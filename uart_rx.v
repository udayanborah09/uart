==> flow/design.v <==
module uart_rx #(
    parameter CLOCK_FREQ = 27000000,     
    parameter BAUD_RATE  = 1000000       
)(
    input clk, rst,
    input Rx,
    output reg [7:0] data_out,
    output reg done
);
    reg start_err, parity_err, stop_err;
    parameter oversample_rate = 9;
    localparam integer DIVIDER = CLOCK_FREQ / (BAUD_RATE * oversample_rate);
    reg [$clog2(DIVIDER)-1:0] counter = 0;
    reg oversample_tick = 0;
    always @(posedge clk or negedge rst) begin
        if (!rst) begin
            counter <= 0;
            oversample_tick <= 0;
        end else begin
            if (counter == DIVIDER - 1) begin
                counter <= 0;
                oversample_tick <= 1;
            end else begin
                counter <= counter + 1;
                oversample_tick <= 0;
            end
        end
    end
    localparam IDLE = 0, RECEIVE = 1, PARITY_CHECK = 2, DONE = 3;
    reg [1:0] state = IDLE, next_state;
    reg [7:0] RSR = 0;
    reg [3:0] bit_count = 0;
    reg [3:0] clk_count = 0;   
    reg int_parity = 0;
    reg parity = 0;
    reg parity_check_done = 0;
    always @(posedge clk) begin
        if (!rst)
            state <= IDLE;
        else
            state <= next_state;
    end
    always @(*) begin
        case (state)
            IDLE:
                next_state = (Rx == 0) ? RECEIVE : IDLE;
            RECEIVE:
                next_state = (bit_count > 10) ? PARITY_CHECK : RECEIVE;
            PARITY_CHECK:
                next_state = (parity_check_done) ? DONE : PARITY_CHECK;
            DONE:
                next_state = IDLE;
            default:
                next_state = IDLE;
        endcase
    end
    always @(posedge clk or negedge rst) begin
        if (!rst) begin
            RSR <= 8'h00;
            bit_count <= 0;
            clk_count <= 0;
            int_parity <= 0;
            parity <= 0;
            start_err <= 0;
            parity_err <= 0;
            stop_err <= 0;
            parity_check_done <= 0;
            done <= 0;
            data_out <= 0;
        end else begin
            if (state == IDLE) begin
                RSR <= 0;
                bit_count <= 0;
                clk_count <= 0;
                int_parity <= 0;
                parity <= 0;
                start_err <= 0;
                parity_err <= 0;
                stop_err <= 0;
                parity_check_done <= 0;
                done <= 0;
            end
            else if (state == RECEIVE && oversample_tick) begin
                clk_count <= clk_count + 1;
                if (bit_count == 0 && clk_count == (oversample_rate >> 1)) begin
                    if (Rx != 0)
                        start_err <= 1;
                    bit_count <= bit_count + 1;
                    clk_count <= 0;
                end
                else if (bit_count >= 1 && bit_count <= 8 && clk_count == (oversample_rate - 1)) begin
                    RSR <= {Rx, RSR[7:1]};
                    int_parity <= int_parity ^ Rx;
                    bit_count <= bit_count + 1;
                    clk_count <= 0;
                end
                else if (bit_count == 9 && clk_count == (oversample_rate - 1)) begin
                    parity <= Rx;
                    bit_count <= bit_count + 1;
                    clk_count <= 0;
                end
                else if (bit_count == 10 && clk_count == (oversample_rate - 1)) begin
                    if (Rx != 1)
                        stop_err <= 1;
                    bit_count <= bit_count + 1;
                    clk_count <= 0;
                end
            end
            else if (state == PARITY_CHECK) begin
                if (int_parity != parity) begin
                    done <= 0;
                    parity_err <= 1;
                end else begin
                    parity_err <= 0;
                    done <= 1;
                    data_out <= RSR;
                end
                parity_check_done <= 1;
            end
            else if (state == DONE) begin
            end
        end
    end
endmodule
Reports on uart_rx
What the tools print for uart_rx, step after step. Line numbers count from 1 in the design file above. Library cell names are shortened. The mark -- stands for no value.

Top module: uart_rx. Clock: clk. Standard-cell library: sky130hd. Timing corner: tt_025C_1v80.

Word level
Counts by Yosys on the flattened word-level netlist (proc, flatten, opt, wreduce; memories kept). Register bits leave out memories and registers merged into their read ports (data or address). Print and check cells are left out. Cells with the same type and inputs are merged into one.

The figure for reduce/logical cells is 18. The figure for mux-type cells is 38. The figure for bitwise operators is 4. For add/sub/neg operators the number is 3. Order comparisons: 3. For eq/ne operators the number is 12.

Operators with widths (count): 4-bit two-way mux (12); 8-bit two-way mux (4); 1-bit two-way mux (19); 4-bit == test with constant B (3); 2-bit nonzero test (4); 4-bit by 1-bit adder with 4-bit output with constant B (2); 4-bit AND reduction (2); 2-bit parallel mux with 4-bit select (1); 1-bit logical AND (6); 2-bit by 1-bit != test with 1-bit output with constant B (3); 2-bit == test with constant B (3); 5-bit nonzero test (1); 2-bit AND reduction (2); 4-bit by 1-bit greater-or-equal comparator with 1-bit output with constant B (1); 4-bit by 3-bit == test with 1-bit output with constant B (1); 4-bit greater-than comparator with constant B (1); 4-bit <= comparator with constant B (1); 4-bit zero test (1); 2-bit two-way mux (2); 1-bit NOT (3); 3-bit AND reduction (1); 2-bit by 1-bit adder with 2-bit output with constant B (1); 2-bit by 1-bit == test with 1-bit output with constant B (1); 2-bit zero test (1); 1-bit != test (1); 1-bit XOR (1).

The entry for output and inout port bits reads 9. For bits of input ports the number is 3. Under cells after elaboration stands 89. Under flip-flop bits (word level) stands 33.

Longest topological paths
Depth = most cells in a row (Yosys ltp): at word level without a register or memory, in the mapped netlist without a sequential cell, where the memories' decode and read muxes count.

For depth in word-level cells the number is 8. ABC_AREA: 1. Gate-level depth with buffers: 10. The entry for depth with buffers taken out reads 10.

Netlist
The flow's flattened synthesis, as Yosys stat reports it; memories are mapped. The netlist is that of the ABC_AREA named above (0 if unset); the other value can give another one.

The figure for synthesis area is 0.0017054 mm². Flip-flop cells: 33. Under sequential part of the area stands 0.0008158 mm². The entry for cells in the netlist reads 198. For buffer cells the number is 4.

Cells by type: dfrtp_1 (count 31, total area 775.744 µm²); nand2_1 (count 41, total area 153.898 µm²); nand3_1 (count 28, total area 140.134 µm²); inv_1 (count 27, total area 101.347 µm²); ha_1 (count 7, total area 87.584 µm²); nor2_1 (count 14, total area 52.55 µm²); xor2_1 (count 5, total area 43.792 µm²); dfxtp_1 (count 2, total area 40.038 µm²); o21ai_1 (count 8, total area 40.038 µm²); nor2_2 (count 5, total area 31.28 µm²); nand2_4 (count 2, total area 22.522 µm²); nor2_4 (count 2, total area 22.522 µm²); nor2_8 (count 1, total area 20.019 µm²); nand2_2 (count 3, total area 18.768 µm²); nand4_1 (count 3, total area 18.768 µm²); nand3_4 (count 1, total area 17.517 µm²); a21oi_4 (count 1, total area 16.266 µm²); inv_2 (count 4, total area 15.014 µm²).

Other cell types: 12; their cells: 13.

Path before layout
OpenSTA on the mapped netlist: ideal clock, no wires. The path of least setup slack (recovery checks aside). Input and output delay are each 20% of the period. Register names are those of the netlist, which keeps one name where synthesis merged equal registers.

Path kind: register -> register. From: register bit_count[1]. To: register clk_count[0]. The entry for setup slack reads 1299 ps. For library setup time the number is 71 ps. Under clock period stands 2720 ps. For path delay the number is 1421 ps. The figure for data arrival time is 1350 ps. The figure for time at the first pin is 0 ps. The entry for required time reads 2649 ps. For driving pins on the path the number is 10. For synthesis period reached the number is 1421 ps.

"path delay" = arrival - input delay + setup time. "driving pins on the path": output pins that drive a net of the path, with the launching flip-flop's if there is one; two outputs of one cell count as two. "synthesis period reached" = period - worst setup slack (recovery checks aside). The figure is calculated, with input and output delays left at 20% of the set period. Between the ends stands the longest chain of elaborated cells between them, by number of cells; it is not shown to be the way that was timed. Of several equally long chains one is given. A line is the first line of the expression or statement that the cell stems from. Yosys adds cells for indexed reads and writes and turns some case tables into memories. At most two assigning lines are given for a register; there are more.

Cell sequence: dfrtp_1 > inv_1 > ha_1 > nor2_1 > a21oi_4 > nand2_4 > nand3_4 > nand2_4 > inv_2 > nor2_1. Cells in the longest elaborated chain: 8. Elaborated cells on any way between the ends: 16. Source lines of those cells: 6. Classes of those cells: compare: 2; eq/ne: 2; mux: 6; reduce/logical: 6.

Ends and longest elaborated chain, post-synthesis: start: declaration (line 32) `reg [3:0] bit_count = 0;`; start: assignment (line 88) `bit_count <= bit_count + 1;`; start: assignment (line 94) `bit_count <= bit_count + 1;`; 4-bit == test (line 102) `else if (bit_count == 10 && clk_count == (oversample_rate - 1)) begin`; 1-bit logical AND (line 102); 4-bit two-way mux (line 102); 4-bit two-way mux (line 97) `else if (bit_count == 9 && clk_count == (oversample_rate - 1)) begin`; 4-bit two-way mux (line 91) `else if (bit_count >= 1 && bit_count <= 8 && clk_count == (oversample_rate - 1)) begin`; 4-bit two-way mux (line 85) `if (bit_count == 0 && clk_count == (oversample_rate >> 1)) begin`; 4-bit two-way mux (line 83) `else if (state == RECEIVE && oversample_tick) begin`; 4-bit two-way mux (line 71) `if (state == IDLE) begin`; end: assignment (line 74) `clk_count <= 0;`; end: assignment (line 84) `clk_count <= clk_count + 1;`; end: declaration (line 33) `reg [3:0] clk_count = 0;`.

Worst path after layout
Path of least setup slack in the final report of run 1 (OpenROAD, finished layout, wires in). Where an end is a register, its clock arrival counts in the times. The path's times are printed in steps of 10 ps; the period is the one set.

Path kind: register -> register. From: register bit_count[0]. To: register clk_count[0]. The entry for setup slack reads 30 ps. For library setup time the number is 100 ps. For driving pins on the path the number is 11. The figure for data arrival time is 1720 ps. Under clock period stands 1570 ps. The figure for time at the first pin is 280 ps. The entry for required time reads 1750 ps.

Between the ends stands the longest chain of elaborated cells between them, by number of cells; it is not shown to be the way that was timed. Of several equally long chains one is given. At most two assigning lines are given for a register; there are more.

Cell sequence: dfrtp_2 > inv_4 > ha_4 > inv_2 > nor2_4 > a21oi_4 > nand2_4 > nand3_4 > nand2_4 > inv_2 > nor2_1. Cells in the longest elaborated chain: 8. Elaborated cells on any way between the ends: 16. Source lines of those cells: 6. Classes of those cells: compare: 2; eq/ne: 2; mux: 6; reduce/logical: 6.

Ends and longest elaborated chain, after layout: start: declaration (line 32) `reg [3:0] bit_count = 0;`; start: assignment (line 88) `bit_count <= bit_count + 1;`; start: assignment (line 94) `bit_count <= bit_count + 1;`; 4-bit == test (line 102) `else if (bit_count == 10 && clk_count == (oversample_rate - 1)) begin`; 1-bit logical AND (line 102); 4-bit two-way mux (line 102); 4-bit two-way mux (line 97) `else if (bit_count == 9 && clk_count == (oversample_rate - 1)) begin`; 4-bit two-way mux (line 91) `else if (bit_count >= 1 && bit_count <= 8 && clk_count == (oversample_rate - 1)) begin`; 4-bit two-way mux (line 85) `if (bit_count == 0 && clk_count == (oversample_rate >> 1)) begin`; 4-bit two-way mux (line 83) `else if (state == RECEIVE && oversample_tick) begin`; 4-bit two-way mux (line 71) `if (state == IDLE) begin`; end: assignment (line 74) `clk_count <= 0;`; end: assignment (line 84) `clk_count <= clk_count + 1;`; end: declaration (line 33) `reg [3:0] clk_count = 0;`.

Lab notebook: uart_rx

uart_rx through Yosys and OpenROAD on sky130hd: 2 stored runs, unordered, with their settings and measured results. The constraints put input and output delay at 20% of the set period each and load the outputs with 0.01 pF. "clock period reached" is the run's clock period less its worst setup slack. It is reckoned from that one timing run; input and output delays stay at 20% of the period that was set. "worst path time": the worst setup path's part of the clock period (all of it between registers, 20% less for each end at a port) less its slack. A launch clock that arrives late makes it longer, a capture clock that arrives late makes it shorter. "total power of the final layout": no workload was simulated; the value follows from the tool's default switching activity. "worst path time" is given in steps of 10 ps.

Files of run 1:
==> flow/run.sh <==
#!/bin/bash
# the make line also repeats the synthesis and layout settings of config.mk as NAME=value (left out here)
make -C /OpenROAD-flow-scripts/flow DESIGN_CONFIG=/design/flow/config.mk WORK_HOME=/design/flow/orfs CLKGATE_MAP_FILE= finish
==> flow/config.mk <==
export PLATFORM = sky130hd
export DESIGN_NAME = uart_rx
export DESIGN_NICKNAME = uart_rx
export VERILOG_FILES = /design/flow/design.v
export SDC_FILE = /design/flow/constraint.sdc
export NUM_CORES = 4
export LEC_CHECK = 0
export ABC_AREA = 1
export CAP_MARGIN = 5
export CELL_PAD_IN_SITES_DETAIL_PLACEMENT = 0
export CELL_PAD_IN_SITES_GLOBAL_PLACEMENT = 2
export CORE_ASPECT_RATIO = 0.61
export CORE_MARGIN = 2
export CORE_UTILIZATION = 37
export CTS_CLUSTER_SIZE = 100
export GPL_ROUTABILITY_DRIVEN = 0
export PLACE_DENSITY = 0.46
export SETUP_SLACK_MARGIN = 0.45
export SLEW_MARGIN = 20
==> flow/constraint.sdc <==
create_clock -name core_clock -period 1.57 [get_ports {clk}]
set_input_delay 0.3140 -clock core_clock [delete_from_list [all_inputs] [get_ports {clk}]]
set_output_delay 0.3140 -clock core_clock [all_outputs]
set_load 0.01 [all_outputs]

Results of run 1. The area of the standard cells in the finished layout reads 0.002306 mm². The clock period reached comes to 1542 ps. The measured worst-case hold slack is 441 ps. The total power of the final layout stands at 1.876 mW. The worst path time comes to 1540 ps. Worst setup path type: register -> register. For the setup slack of the worst path the run shows 28 ps. For the area inside the die boundary the run shows 0.005185 mm². The synthesized cell area is 0.0017054 mm². The final design utilization is 0.516. The measured sum of negative setup slack is 0 ps.

Files of run 2:
==> flow/run.sh <==
#!/bin/bash
# the make line also repeats the synthesis and layout settings of config.mk as NAME=value (left out here)
make -C /OpenROAD-flow-scripts/flow DESIGN_CONFIG=/design/flow/config.mk WORK_HOME=/design/flow/orfs CLKGATE_MAP_FILE= finish
==> flow/config.mk <==
export PLATFORM = sky130hd
export DESIGN_NAME = uart_rx
export DESIGN_NICKNAME = uart_rx
export VERILOG_FILES = /design/flow/design.v
export SDC_FILE = /design/flow/constraint.sdc
export NUM_CORES = 4
export LEC_CHECK = 0
export CAP_MARGIN = 20
export CELL_PAD_IN_SITES_GLOBAL_PLACEMENT = 3
export CORE_MARGIN = 5
export CORE_UTILIZATION = 58
export CTS_CLUSTER_DIAMETER = 93
export CTS_CLUSTER_SIZE = 89
export GPL_ROUTABILITY_DRIVEN = 1
export GPL_TIMING_DRIVEN = 0
export PLACE_DENSITY_LB_ADDON = 0.12
export SETUP_SLACK_MARGIN = 0.96
export SLEW_MARGIN = 20
==> flow/constraint.sdc <==
create_clock -name core_clock -period 3.31 [get_ports {clk}]
set_input_delay 0.6620 -clock core_clock [delete_from_list [all_inputs] [get_ports {clk}]]
set_output_delay 0.6620 -clock core_clock [all_outputs]
set_load 0.01 [all_outputs]

Outcome of run 2: no results, placement failed with FLW-0024.
